==> flow/design.v <==
module MUX
(
input wire		CLK,
input wire		RST,
input wire	STBi,
input wire[7:0]	DATi,
output wire ACKi,
output reg STBo,
output wire [7:0] DATo0,
output wire [7:0] DATo1,
output wire [7:0] DATo2,
output wire [7:0] DATo3,
output wire [7:0] DATo4,
output wire [7:0] DATo5,
output wire [7:0] DATo6,
output wire [7:0] DATo7,
input wire ACKo
);
reg [7:0] RAM [0:7];
assign DATo0=RAM[0];
assign DATo1=RAM[1];
assign DATo2=RAM[2];
assign DATo3=RAM[3];
assign DATo4=RAM[4];
assign DATo5=RAM[5];
assign DATo6=RAM[6];
assign DATo7=RAM[7];
reg [2:0] index;
assign ACKi = STBi & ~STBo ;	 
always @(posedge CLK)
	if(ACKi) RAM[index]<=DATi;
always @(posedge CLK or posedge RST)
		if(RST) index<=0;
			else if (ACKi) index<=(index+1);
			else index<=index;
always @(posedge CLK or posedge RST)
		if(RST) STBo<=0;
			else if (index==7 && STBi) STBo<=1;
			else if(ACKo) STBo <= 0;
			else STBo<=STBo;
endmodule
# [Reports on MUX]
# What the tools print for MUX, step after step.
# Line numbers count from 1 in the design file above.
# Operators carry their Yosys type and port widths (W data, S select, Z words).
# A cell with -- has no value.
[setup] top="MUX" clk_port="CLK" lib="sky130hd" lib_corner="tt_025C_1v80"

# [Elaborated design]
# Yosys after proc, flatten, opt, wreduce and memory -nomap, before mapping. Memory bits, and registers merged into a memory's read port (data or address), are not among the register bits. Print and check cells are not counted. Equal cells are merged and count once.
# Yosys's memory passes give these memory sizes; they may raise the number of words (mostly to a power of two), join words into wider ones and drop unused or constant bits.
[word_totals] in_bits=12 elab_cells=14 reg_bits=4 n_memories=1 ram_bits=64 out_inout_bits=66
[mem_list] memory="RAM" size=8 word_bits=8 line=19 rtl="reg [7:0] RAM [0:7];"
[classes] logic=2 n_addsub=1 equal=1 mux=5 n_reduce_logical=2
[op_table] operator="$mux W8" n=1
[op_table] operator="$add A3 B1 Y3 const B" n=1
[op_table] operator="$eq A3 B3 Y1 const B" n=1
[op_table] operator="$mux W3" n=1
[op_table] operator="$mux W1" n=3
[op_table] operator="$reduce_bool A2 Y1" n=1
[op_table] operator="$and A1 B1 Y1" n=1
[op_table] operator="$logic_and A1 B1 Y1" n=1
[op_table] operator="$not A1 Y1" n=1

# [Depth]
# Longest topological path by Yosys (ltp), each cell counted once; first at word level (registers and memories cut), then after technology mapping (sequential cells cut; the memories' decode and read muxes count).
[depth] depth_word=3 ABC_AREA=0 mapped_depth=4 ltp_nobuf=4

# [Mapped cells and area]
# The flow's flattened synthesis, as Yosys stat reports it; memories are mapped. The netlist is that of the ABC_AREA named above (0 if unset); the other value can give another one.
[synth_totals] buf_cells=0 yosys_area_um2=2180.8 sequential_area_um2=2021.9 ffs=68 mapped_cells=91
[types] cell_type="sky130_fd_sc_hd__edfxtp_1" n=64 type_area_um2=1.92E+03
[types] cell_type="sky130_fd_sc_hd__dfrtp_1" n=4 type_area_um2=100.096
[types] cell_type="sky130_fd_sc_hd__ha_1" n=2 type_area_um2=25.024
[types] cell_type="sky130_fd_sc_hd__mux2_2" n=2 type_area_um2=22.522
[types] cell_type="sky130_fd_sc_hd__nor2_1" n=6 type_area_um2=22.522
[types] cell_type="sky130_fd_sc_hd__nor2b_4" n=1 type_area_um2=13.763
[types] cell_type="sky130_fd_sc_hd__nand2b_1" n=2 type_area_um2=12.512
[types] cell_type="sky130_fd_sc_hd__or3b_4" n=1 type_area_um2=11.261
[types] cell_type="sky130_fd_sc_hd__nor3_2" n=1 type_area_um2=10.01
[types] cell_type="sky130_fd_sc_hd__xor2_1" n=1 type_area_um2=8.758
[types] cell_type="sky130_fd_sc_hd__inv_1" n=2 type_area_um2=7.507
[types] cell_type="sky130_fd_sc_hd__nand2_1" n=2 type_area_um2=7.507
[types] cell_type="sky130_fd_sc_hd__nand3b_1" n=1 type_area_um2=7.507
[types] cell_type="sky130_fd_sc_hd__nor3_1" n=1 type_area_um2=5.005
[types] cell_type="sky130_fd_sc_hd__o21ai_0" n=1 type_area_um2=5.005

# [Path before layout]
# Source: OpenSTA report_checks on the synthesized netlist (no wires, ideal clock, input and output delay 20% of the period each), path of least setup slack; recovery checks are left aside. Register names are those of the netlist, which keeps one name where synthesis merged equal registers.
[synth_timing] path_kind="register to register" start="register STBo" end="memory RAM[1][0]" driving_pins=3 arrival_ns=1.298 period_ns=2.32 n_path_buf=0 launch_ns=0.000 path_slack_ns=0.638 required_time_ns=1.937 setup_ns=0.383 path_delay_ns=1.681 period_less_setup_slack_ns=1.682
# "path_delay_ns" is the arrival time less input delay plus setup time.
# "driving_pins" counts driving pins, that of a launching flip-flop among them; a cell with two outputs on the path counts twice.
# "period_less_setup_slack_ns" = period - worst setup slack (recovery checks aside). The figure is calculated, with input and output delays left at 20% of the set period.
# Between the ends stands the longest chain of elaborated cells between them, by number of cells; it is not shown to be the way that was timed. Of several equally long chains one is given.
# A line is the first line of the expression or statement that the cell stems from. Yosys adds cells for indexed reads and writes and turns some case tables into memories.
# A register here has more assigning lines than the two given.
# Only ways into the end's enable, where the timed path ends, are counted here.
[synth_via] path_cell_list="sky130_fd_sc_hd__dfrtp_1 sky130_fd_sc_hd__nand3b_1 sky130_fd_sc_hd__nor3_1" elab_chain_len=3 cells_between=4 lines_between=2 classes_between="2 x mux; 2 x logic"
[synth_rtl] item="start: declaration" line=8 rtl="output reg STBo,"
[synth_rtl] item="start: assignment" line=37 rtl="if(RST) STBo<=0;"
[synth_rtl] item="start: assignment" line=40 rtl="else STBo<=STBo;"
[synth_rtl] item="$not A1 Y1" line=29 rtl="assign ACKi = STBi & ~STBo ;"
[synth_rtl] item="$and A1 B1 Y1" line=29
[synth_rtl] item="$mux W3" line=31 rtl="if(ACKi) RAM[index]<=DATi;"
[synth_rtl] item="end: declaration" line=19 rtl="reg [7:0] RAM [0:7];"

# [Worst path after layout]
# Path of least setup slack in the final report of record 1 (OpenROAD, finished layout, wires in). Where an end is a register, its clock arrival counts in the times.
[layout_timing] path_kind="input to output" start="input STBi" end="output ACKi" arrival_ns=2.08 path_slack_ns=0.69 driving_pins=3 required_time_ns=2.78 input_delay_ns=0.69 output_delay_ns=0.69 n_path_buf=2 period_ns=3.47 launch_ns=0.69
# Between the ends stands the longest chain of elaborated cells between them, by number of cells; it is not shown to be the way that was timed. Of several equally long chains one is given.
[layout_via] path_cell_list="sky130_fd_sc_hd__clkdlybuf4s50_1 sky130_fd_sc_hd__nor2b_4 sky130_fd_sc_hd__clkdlybuf4s50_1" elab_chain_len=1 cells_between=1 lines_between=1 classes_between="1 x logic"
[layout_rtl] item="start: declaration" line=5 rtl="input wire STBi,"
[layout_rtl] item="$and A1 B1 Y1" line=29 rtl="assign ACKi = STBi & ~STBo ;"
[layout_rtl] item="end: declaration" line=7 rtl="output wire ACKi,"

Settings and measured results of 2 stored flow runs for module MUX (sky130hd), not sorted in any way. The constraints put input and output delay at 20% of the set period each and load the outputs with 0.01 pF.
"achieved clock period" = clock period - worst setup slack. The figure is calculated, with input and output delays left at 20% of the set period.
"worst setup path time" is the time allowed to the run's worst setup path (the clock period less input and output delay, where it has them) less its slack. Clock arrival times count: a late capture clock shortens it, a late launch clock lengthens it.
"power" is the tool's figure for a default switching activity; nothing was simulated.
[record 1] settings: period_ns=3.47, CORE_UTILIZATION=61, PLACE_DENSITY=0.6, HOLD_SLACK_MARGIN=-0.06, CORE_ASPECT_RATIO=1.87, ABC_AREA=0, GPL_TIMING_DRIVEN=0, GPL_ROUTABILITY_DRIVEN=1, CTS_CLUSTER_DIAMETER=163, CAP_MARGIN=5, MAX_ROUTING_LAYER=met5, CORE_MARGIN=2, SLEW_MARGIN=20
[record 1] result: chip area after synthesis (Yosys) 2180.8 sq um, die area 4093.1 sq um, standard-cell area of the final layout 3163.0 sq um, utilization 92.7 %, worst setup slack after layout 0.694 ns, total negative slack 0.000 ns, power 2111 uW, achieved clock period 2.776 ns, worst setup path time 1.39 ns, worst setup path kind input to output
[record 2] settings: period_ns=1.96, CORE_UTILIZATION=50, PLACE_DENSITY=0.43, HOLD_SLACK_MARGIN=0.16, CORE_MARGIN=10, CELL_PAD_IN_SITES_GLOBAL_PLACEMENT=3, TNS_END_PERCENT=20, GPL_ROUTABILITY_DRIVEN=0, CAP_MARGIN=10, MAX_ROUTING_LAYER=met5, SLEW_MARGIN=20
[record 2] result: did not finish, placement stopped with GPL-0301

==> flow/design.v <==
module DCT
#(
  parameter horizontal = 1		  
)
(
	input wire        CLK,  
	input wire        RST,  
	input wire i_stb,	
	input wire  [7:0] i_D0,
	input wire  [7:0] i_D1,
	input wire  [7:0] i_D2,
	input wire  [7:0] i_D3,
	input wire  [7:0] i_D4,
	input wire  [7:0] i_D5,
	input wire  [7:0] i_D6,
	input wire  [7:0] i_D7,
  	output wire o_stb, 
	output wire signed [7:0] o_D0,
	output wire signed [7:0] o_D1,
	output wire signed [7:0] o_D2,
	output wire signed [7:0] o_D3,
	output wire signed [7:0] o_D4,
	output wire signed [7:0] o_D5,
	output wire signed [7:0] o_D6,
	output wire signed [7:0] o_D7
  ); 
  	assign o_D0=s3_DST0;
	assign o_D1=s3_DST1;
	assign o_D2=s3_DST2;
	assign o_D3=s3_DST3;
	assign o_D4=s3_DST4;
	assign o_D5=s3_DST5;
	assign o_D6=s3_DST6;
	assign o_D7=s3_DST7;	
localparam  TRANSFORM_JPEG_IPREC_CONST_BITS   =     13																   ;
localparam  TRANSFORM_JPEG_IPREC_CONST_MULTIPLIER = (1<<TRANSFORM_JPEG_IPREC_CONST_BITS)							   ;
localparam  TRANSFORM_JPEG_IFAST_CONST_BITS       = 8																   ;
localparam  TRANSFORM_JPEG_IFAST_CONST_MULTIPLIER = (1<<TRANSFORM_JPEG_IFAST_CONST_BITS)							   ;
localparam  PASS1_BITS = 2																								;
localparam  Shift1st  = TRANSFORM_JPEG_IPREC_CONST_BITS - PASS1_BITS;												   ;
localparam  Add1st    = 1<<(Shift1st-1); 																			   ;
localparam  Shift2nd  = TRANSFORM_JPEG_IPREC_CONST_BITS + PASS1_BITS -1;										  ;
localparam  Add2nd    = 1<<(Shift2nd-1); 	
localparam Add = horizontal ? Add1st : Add2nd;
localparam Shift = horizontal ? Shift1st : Shift2nd;
localparam integer m_P_0o298631336 = (0.298631336 * TRANSFORM_JPEG_IPREC_CONST_MULTIPLIER)+ 0.5 ;
localparam integer m_P_0o390180644 = (0.390180644 * TRANSFORM_JPEG_IPREC_CONST_MULTIPLIER)+ 0.5 ;
localparam integer m_P_0o541196100 = (0.541196100 * TRANSFORM_JPEG_IPREC_CONST_MULTIPLIER)+ 0.5 ;
localparam integer m_P_0o765366865 = (0.765366865 * TRANSFORM_JPEG_IPREC_CONST_MULTIPLIER)+ 0.5 ;
localparam integer m_P_0o899976223 = (0.899976223 * TRANSFORM_JPEG_IPREC_CONST_MULTIPLIER)+ 0.5 ;
localparam integer m_P_1o175875602 = (1.175875602 * TRANSFORM_JPEG_IPREC_CONST_MULTIPLIER)+ 0.5 ;
localparam integer m_P_1o501321110 = (1.501321110 * TRANSFORM_JPEG_IPREC_CONST_MULTIPLIER)+ 0.5 ;
localparam integer m_P_1o847759065 = (1.847759065 * TRANSFORM_JPEG_IPREC_CONST_MULTIPLIER)+ 0.5 ;
localparam integer m_P_1o961570560 = (1.961570560 * TRANSFORM_JPEG_IPREC_CONST_MULTIPLIER)+ 0.5 ;
localparam integer m_P_2o053119869 = (2.053119869 * TRANSFORM_JPEG_IPREC_CONST_MULTIPLIER)+ 0.5 ;
localparam integer m_P_2o562915447 = (2.562915447 * TRANSFORM_JPEG_IPREC_CONST_MULTIPLIER)+ 0.5 ;
localparam integer m_P_3o072711026 = (3.072711026 * TRANSFORM_JPEG_IPREC_CONST_MULTIPLIER)+ 0.5 ;
  reg s1_stb;
  reg signed [31:0]  s1_D0;
  reg signed [31:0] s1_D1;
  reg signed [31:0] s1_D2;
  reg signed [31:0] s1_D3;
  reg signed [31:0] s1_D4;
  reg signed [31:0] s1_D5;
  reg signed [31:0] s1_D6;
  reg signed [31:0] s1_D7;	 
  reg signed [31:0] s1_E0;
  reg signed [31:0] s1_E1;
  reg signed [31:0] s1_E2;
  reg signed [31:0] s1_E3;
  reg signed [31:0] s1_O3;
  reg signed [31:0] s1_O2;
  reg signed [31:0] s1_O1;
  reg signed [31:0] s1_O0;	  
  always@(posedge CLK)begin   
	  s1_stb <= i_stb;
	  s1_D0 <=  i_D0 ;
	  s1_D1	<=  i_D1 ;
	  s1_D2	<=  i_D2 ;
	  s1_D3	<=  i_D3 ;
	  s1_D4	<=  i_D4 ;
	  s1_D5	<=  i_D5 ;
	  s1_D6	<=  i_D6 ;
	  s1_D7	<=  i_D7 ;
	  s1_E0	<=  i_D0 + i_D7;
	  s1_E1	<=  i_D1 + i_D6;
	  s1_E2 <=  i_D2 + i_D5;
	  s1_E3	<=  i_D3 + i_D4;
	  s1_O3	<=  i_D3 - i_D4;
	  s1_O2	<=  i_D2 - i_D5;
	  s1_O1	<=  i_D1 - i_D6;
	  s1_O0	<=  i_D0 - i_D7;	  
	  end
  reg s2_stb;
  reg signed [31:0] s2_D0;
  reg signed [31:0] s2_D1;
  reg signed [31:0] s2_D2;
  reg signed [31:0] s2_D3;
  reg signed [31:0] s2_D4;
  reg signed [31:0] s2_D5;
  reg signed [31:0] s2_D6;
  reg signed [31:0] s2_D7;	 
  reg signed [31:0] s2_E0;
  reg signed [31:0] s2_E1;
  reg signed [31:0] s2_E2;
  reg signed [31:0] s2_E3;
  reg signed [31:0] s2_O3;
  reg signed [31:0] s2_O2;
  reg signed [31:0] s2_O1;
  reg signed [31:0] s2_O0;	 
  reg signed [31:0] s2_EE0;
  reg signed [31:0] s2_EO0;
  reg signed [31:0] s2_EE1;
  reg signed [31:0] s2_EO1;
  reg signed [31:0] s2_B;
  reg signed [31:0] s2_B1;
  reg signed [31:0] s2_B2;
  reg signed [31:0] s2_B3;
  reg signed [31:0] s2_B4;
  reg signed [31:0] s2_A;
  always@(posedge CLK)begin  
	  s2_stb <= s1_stb;
	  s2_D0 <=  s1_D0 ;
	  s2_D1	<=  s1_D1 ;
	  s2_D2	<=  s1_D2 ;
	  s2_D3	<=  s1_D3 ;
	  s2_D4	<=  s1_D4 ;
	  s2_D5	<=  s1_D5 ;
	  s2_D6	<=  s1_D6 ;
	  s2_D7	<=  s1_D7 ;
	  s2_E0	<=  s1_E0;
	  s2_E1	<=  s1_E1;
	  s2_E2 <=  s1_E2;
	  s2_E3	<=  s1_E3;
	  s2_O3	<=  s1_O3;
	  s2_O2	<=  s1_O2;
	  s2_O1	<=  s1_O1;
	  s2_O0	<=  s1_O0;
	  s2_EE0 <=  s1_E0 + s1_E3;
	  s2_EO0 <=  s1_E0 - s1_E3;
	  s2_EE1 <=  s1_E1 + s1_E2;
	  s2_EO1 <=  s1_E1 - s1_E2;	
	s2_B  	<=  (s1_O0 + s1_O1 + s1_O2 + s1_O3)* m_P_1o175875602;
	s2_B1	<=(s1_O3+s1_O0)*(-m_P_0o899976223);
	s2_B2	<=(s1_O2+s1_O1)*(-m_P_2o562915447);
  end
  reg s2_stb_tmp;
  always@(posedge CLK)begin  
	s2_stb_tmp <= s2_stb;
	s2_B3<=(s1_O3+s1_O1)*(-m_P_1o961570560)+s2_B;
	s2_B4<=(s1_O2+s1_O0)*(-m_P_0o390180644)+s2_B;
	s2_A <=(s2_EO1+s2_EO0)*m_P_0o541196100;
  end
  reg signed [15:0] s3_DST0;
  reg signed [15:0] s3_DST1;
  reg signed [15:0] s3_DST2;
  reg signed [15:0] s3_DST3;
  reg signed [15:0] s3_DST4;
  reg signed [15:0] s3_DST5;
  reg signed [15:0] s3_DST6;
  reg signed [15:0] s3_DST7;
  reg s3_stb;  
  always@(posedge CLK)
 begin  	 
	  s3_stb<= s2_stb_tmp; 
	  s3_DST0 <=  (s2_EE0 + s2_EE1)<< PASS1_BITS;
	  s3_DST4 <=  (s2_EE0 - s2_EE1)<< PASS1_BITS;
	  s3_DST2 <=  (s2_A+ (s2_EO0 * m_P_0o765366865) + Add) >> Shift;
	  s3_DST6 <=  (s2_A +(s2_EO1 * (-m_P_1o847759065)) + Add) >> Shift;
	  s3_DST1 <=  (((s1_O0 * (m_P_1o501321110))+s2_B1 + s2_B4 + Add) >> Shift);	 
	  s3_DST3 <=  (((s1_O1 * (m_P_3o072711026))+s2_B2 + s2_B3 + Add) >> Shift);
	  s3_DST5 <=  (((s1_O2 * (m_P_2o053119869))+s2_B2 + s2_B4 + Add) >> Shift);
	  s3_DST7 <=  (((s1_O3 * (m_P_0o298631336))+s2_B1 + s2_B3 + Add) >> Shift);		
 end	 
  reg signed [15:0] s4_DST0;
  reg signed [15:0] s4_DST1;
  reg signed [15:0] s4_DST2;
  reg signed [15:0] s4_DST3;
  reg signed [15:0] s4_DST4;
  reg signed [15:0] s4_DST5;
  reg signed [15:0] s4_DST6;
  reg signed [15:0] s4_DST7;
  assign o_stb=s3_stb;
endmodule	
From RTL to reports: DCT
Tool output for the design above, in the order of the flow.
Lines are those of the file above, counted from 1.
Library cell names are shortened.
{"block": "design", "design": "DCT", "clock_port": "CLK", "lib": "sky130hd", "pvt_corner": "tt_025C_1v80"}

Elaborated design
Source: Yosys, flattened and elaborated, memories not mapped. Widths are those after wreduce; folded enables and synchronous resets count as part of the registers. Registers that Yosys merges into a memory's read port (data or address) are not register bits. Print and check cells do not count. Equal cells are merged and count once.
{"block": "word_totals", "register_bits": 323, "input_bits": 67, "output_inout_bits": 65, "elab_cells": 82}
{"block": "classes", "addsub": 40, "n_mul": 12}
{"block": "op_table", "operator": "multiplier 32 x 13 -> 18 bit with constant B", "n": 2}
{"block": "op_table", "operator": "multiplier 32 x 15 -> 19 bit with constant B", "n": 1}
{"block": "op_table", "operator": "multiplier 9 x 14 -> 17 bit with constant B", "n": 2}
{"block": "op_table", "operator": "multiplier 12 x 15 -> 19 bit with constant B", "n": 1}
{"block": "op_table", "operator": "adder 19 bit", "n": 12}
{"block": "op_table", "operator": "multiplier 10 x 13 -> 19 bit with constant B", "n": 1}
{"block": "op_table", "operator": "multiplier 10 x 14 -> 19 bit with constant B", "n": 1}
{"block": "op_table", "operator": "multiplier 10 x 14 -> 18 bit with constant B", "n": 1}
{"block": "op_table", "operator": "multiplier 9 x 13 -> 19 bit with constant B", "n": 1}
{"block": "op_table", "operator": "multiplier 9 x 15 -> 19 bit with constant B", "n": 1}
{"block": "op_table", "operator": "multiplier 10 x 14 -> 17 bit with constant B", "n": 1}
{"block": "op_table", "operator": "adder 19 x 12 -> 19 bit with constant B", "n": 6}
{"block": "op_table", "operator": "adder 9 x 9 -> 10 bit", "n": 5}
{"block": "op_table", "operator": "adder 8 x 8 -> 9 bit", "n": 4}
{"block": "op_table", "operator": "subtractor 8 x 8 -> 9 bit", "n": 4}
{"block": "op_table", "operator": "adder 32 bit", "n": 1}
{"block": "op_table", "operator": "subtractor 9 x 9 -> 10 bit", "n": 2}
{"block": "op_table", "operator": "adder 6 bit", "n": 3}
{"block": "op_table", "operator": "adder 11 x 9 -> 12 bit", "n": 1}
{"block": "op_table", "operator": "adder 10 x 9 -> 11 bit", "n": 1}
{"block": "op_table", "operator": "subtractor 6 bit", "n": 1}

Depth
Yosys ltp: most cells in a row. Word level: on the elaborated netlist, between registers, memories and ports. Mapped: between sequential cells and ports; inverters and the memories' decode and read muxes count.
{"block": "logic_depth", "word_depth": 4, "ABC_AREA": 1, "depth_mapped": 41, "depth_no_buf": 41}

Synthesis result
Yosys stat after the flow's synthesis: flattened, memories mapped to cells. It holds for the ABC_AREA given above (unset counts as 0); a run with the other value may have another netlist.
{"block": "by_type", "type": "ha_1", "n": 995, "area_total_um2": 1.24E+04}
{"block": "by_type", "type": "fa_1", "n": 507, "area_total_um2": 1.01E+04}
{"block": "by_type", "type": "dfxtp_1", "n": 269, "area_total_um2": 5.39E+03}
{"block": "by_type", "type": "inv_1", "n": 1247, "area_total_um2": 4.68E+03}
{"block": "by_type", "type": "nand2_1", "n": 558, "area_total_um2": 2.09E+03}
{"block": "by_type", "type": "xor2_1", "n": 234, "area_total_um2": 2.05E+03}
{"block": "by_type", "type": "a21oi_1", "n": 286, "area_total_um2": 1.43E+03}
{"block": "by_type", "type": "xnor2_1", "n": 116, "area_total_um2": 1.02E+03}
{"block": "by_type", "type": "nand3_1", "n": 115, "area_total_um2": 575.552}
{"block": "by_type", "type": "nor2_1", "n": 136, "area_total_um2": 510.49}
{"block": "by_type", "type": "o21ai_0", "n": 82, "area_total_um2": 410.394}
{"block": "by_type", "type": "o21bai_1", "n": 33, "area_total_um2": 247.738}
{"block": "by_type", "type": "a21o_1", "n": 22, "area_total_um2": 165.158}
{"block": "by_type", "type": "nor3_1", "n": 30, "area_total_um2": 150.144}
{"block": "by_type", "type": "o21ai_1", "n": 26, "area_total_um2": 130.125}
{"block": "by_type", "type": "nand3b_1", "n": 15, "area_total_um2": 112.608}
{"block": "by_type", "type": "o31ai_1", "n": 14, "area_total_um2": 105.101}
{"block": "by_type", "type": "nand4_1", "n": 15, "area_total_um2": 93.84}
Other cell types: 39; their cells: 147.
{"block": "mapped", "cell_count": 4847, "synth_area_mm2": 0.0428574, "seqArea_mm2": 0.0053852, "ff_cells": 269, "buf_cells": 16}

Timing after synthesis
Path of least setup slack by OpenSTA after synthesis, without wires, with an ideal clock, recovery checks aside; 20% of the period is set as input and as output delay. Where synthesis merged equal registers, the netlist keeps one of their names.
{"block": "synth_timing", "kind": "register -> register", "startpoint": "register s1_O3[0]", "endpoint": "register s2_B3[18]", "period_ps": 9490, "setup_ps": 109, "t_first_pin_ps": 0, "arrival_time_ps": 6853, "t_required_ps": 9381, "setup_slack_ps": 2528, "path_delay_ps": 6962, "stages": 39, "n_path_buf": 0, "synth_period_reached_ps": 6962}
"path_delay_ps" is the arrival time less input delay plus setup time.
"stages": output pins that drive a net of the path, with the launching flip-flop's if there is one; two outputs of one cell count as two.
"synth_period_reached_ps" is the clock period less the worst setup slack; recovery checks do not enter. This is arithmetic on one report: input and output delays are still those of the set period (20% each).
Between the ends stands the longest chain of elaborated cells between them, by number of cells; it is not shown to be the way that was timed. Of several equally long chains one is given.
A line is the first line of the expression or statement that the cell stems from. Yosys adds cells for indexed reads and writes and turns some case tables into memories.
{"block": "synth_via", "cell_sequence": "dfxtp_1 > ha_1 > inv_1 > fa_1 > nand3b_1 > nand2_1 > a21oi_1 > o21bai_2 > a21oi_1 > o21bai_2 > xor2_1 > fa_1 > ha_1 > inv_1 > fa_1 > fa_1 > inv_1 > fa_1 > [... 3 more ...] > a21boi_0 > a21oi_1 > o21ai_0 > nand2_1 > xnor2_1 > inv_1 > ha_1 > nand4_1 > nor2_1 > nand3_1 > nand3_1 > nand2_1 > nand2_2 > nand3_1 > nand2_1 > nand2_1 > nand2_1 > inv_1", "elab_chain_cells": 3, "cells_between": 3, "cone_lines": 1, "classes_between": "add/sub (2); mul (1)"}
{"block": "synth_lines", "element": "start: declaration", "line": 71, "text": "reg signed [31:0] s1_O3;"}
{"block": "synth_lines", "element": "start: assignment", "line": 89, "text": "s1_O3 <= i_D3 - i_D4;"}
{"block": "synth_lines", "element": "adder 9 x 9 -> 10 bit", "line": 150, "text": "s2_B3<=(s1_O3+s1_O1)*(-m_P_1o961570560)+s2_B;"}
{"block": "synth_lines", "element": "multiplier 10 x 14 -> 18 bit", "line": 150}
{"block": "synth_lines", "element": "adder 19 bit", "line": 150}
{"block": "synth_lines", "element": "end: assignment", "line": 150}

Worst path after layout
Path of least setup slack in the final report of run 2 (OpenROAD, finished layout, wires in). Where an end is a register, its clock arrival counts in the times.
The report prints the path's times to 10 ps; the period is as set.
{"block": "layout_timing", "kind": "register -> register", "startpoint": "register (no name shown)", "endpoint": "register s2_B3[18]", "period_ps": 10400, "setup_ps": 100, "t_first_pin_ps": 590, "arrival_time_ps": 8460, "t_required_ps": 10890, "setup_slack_ps": 2430, "stages": 40, "n_path_buf": 0}
{"block": "layout_via", "cell_sequence": "dfxtp_1 > ha_1 > inv_1 > fa_1 > nand3b_1 > nand2_1 > a21oi_1 > o21bai_2 > a21oi_1 > o21bai_2 > xor2_1 > fa_1 > ha_1 > inv_1 > fa_1 > fa_1 > inv_1 > fa_1 > [... 4 more ...] > a21oi_1 > o21ai_0 > nand2_1 > xnor2_1 > inv_1 > ha_1 > nand2_1 > nand2_1 > nand3_1 > nand2_1 > nor2_1 > nand4_1 > nand2_2 > nand3_1 > nand2_1 > nand2_1 > nand2_1 > inv_1"}
{"block": "layout_lines", "element": "end: assignment", "line": 150, "text": "s2_B3<=(s1_O3+s1_O1)*(-m_P_1o961570560)+s2_B;"}
No chain of elaborated cells between the ends is given.

Appendix: measured runs

Below are 2 stored runs of the flow (Yosys, OpenROAD; platform sky130hd) on DCT, each with its settings and what was measured, unordered. Constraints: input delay and output delay 20% of the set period each, output load 0.01 pF.
"timing.achieved_period_ps" is the run's clock period less its worst setup slack. It is reckoned from that one timing run; input and output delays stay at 20% of the period that was set.
"worstPathTime_ps": the worst setup path's part of the clock period (all of it between registers, 20% less for each end at a port) less its slack. A launch clock that arrives late makes it longer, a capture clock that arrives late makes it shorter.
"worstPathTime_ps" is known to 10 ps.

Run 1
==> flow/run.sh <==
#!/bin/bash
# the make line also repeats the synthesis and layout settings of config.mk as NAME=value (left out here)
make -C /OpenROAD-flow-scripts/flow DESIGN_CONFIG=/design/flow/config.mk WORK_HOME=/design/flow/orfs CLKGATE_MAP_FILE= finish
==> flow/config.mk <==
export PLATFORM = sky130hd
export DESIGN_NAME = DCT
export DESIGN_NICKNAME = DCT
export VERILOG_FILES = /design/flow/design.v
export SDC_FILE = /design/flow/constraint.sdc
export NUM_CORES = 4
export LEC_CHECK = 0
export CAP_MARGIN = 20
export CELL_PAD_IN_SITES_GLOBAL_PLACEMENT = 3
export CORE_MARGIN = 2
export CORE_UTILIZATION = 54
export CTS_CLUSTER_DIAMETER = 145
export PLACE_DENSITY = 0.51
export SETUP_SLACK_MARGIN = 1.46
export SLEW_MARGIN = 20
export TNS_END_PERCENT = 25
==> flow/constraint.sdc <==
create_clock -name core_clock -period 4.89 [get_ports {CLK}]
set_input_delay 0.9780 -clock core_clock [delete_from_list [all_inputs] [get_ports {CLK}]]
set_output_delay 0.9780 -clock core_clock [all_outputs]
set_load 0.01 [all_outputs]

==> results of run 1, as JSON <==
{
  "outcome": "stopped before the end: placement reported GPL-0301"
}

Run 2
==> flow/run.sh <==
#!/bin/bash
# the make line also repeats the synthesis and layout settings of config.mk as NAME=value (left out here)
make -C /OpenROAD-flow-scripts/flow DESIGN_CONFIG=/design/flow/config.mk WORK_HOME=/design/flow/orfs CLKGATE_MAP_FILE= finish
==> flow/config.mk <==
export PLATFORM = sky130hd
export DESIGN_NAME = DCT
export DESIGN_NICKNAME = DCT
export VERILOG_FILES = /design/flow/design.v
export SDC_FILE = /design/flow/constraint.sdc
export NUM_CORES = 4
export LEC_CHECK = 0
export ABC_AREA = 1
export CAP_MARGIN = 20
export CORE_ASPECT_RATIO = 0.77
export CORE_MARGIN = 2
export CORE_UTILIZATION = 66
export CTS_CLUSTER_DIAMETER = 314
export GPL_ROUTABILITY_DRIVEN = 0
export MIN_ROUTING_LAYER = met1
export SLEW_MARGIN = 0
export TNS_END_PERCENT = 60
==> flow/constraint.sdc <==
create_clock -name core_clock -period 10.4 [get_ports {CLK}]
set_input_delay 2.0800 -clock core_clock [delete_from_list [all_inputs] [get_ports {CLK}]]
set_output_delay 2.0800 -clock core_clock [all_outputs]
set_load 0.01 [all_outputs]

==> results of run 2, as JSON <==
{
  "setup_ws_ps": 2434,
  "hold_ws_ps": 324,
  "final_stdcell_area_mm2": 0.0462931,
  "final_die_area_mm2": 0.0670069,
  "ys_area_mm2": 0.0428574,
  "tns_setup_ps": 0,
  "timing.achieved_period_ps": 7966,
  "layout_utilization_pct": 72.5,
  "worstPathTime_ps": 7970,
  "worst_setup_path_type": "register -> register"
}
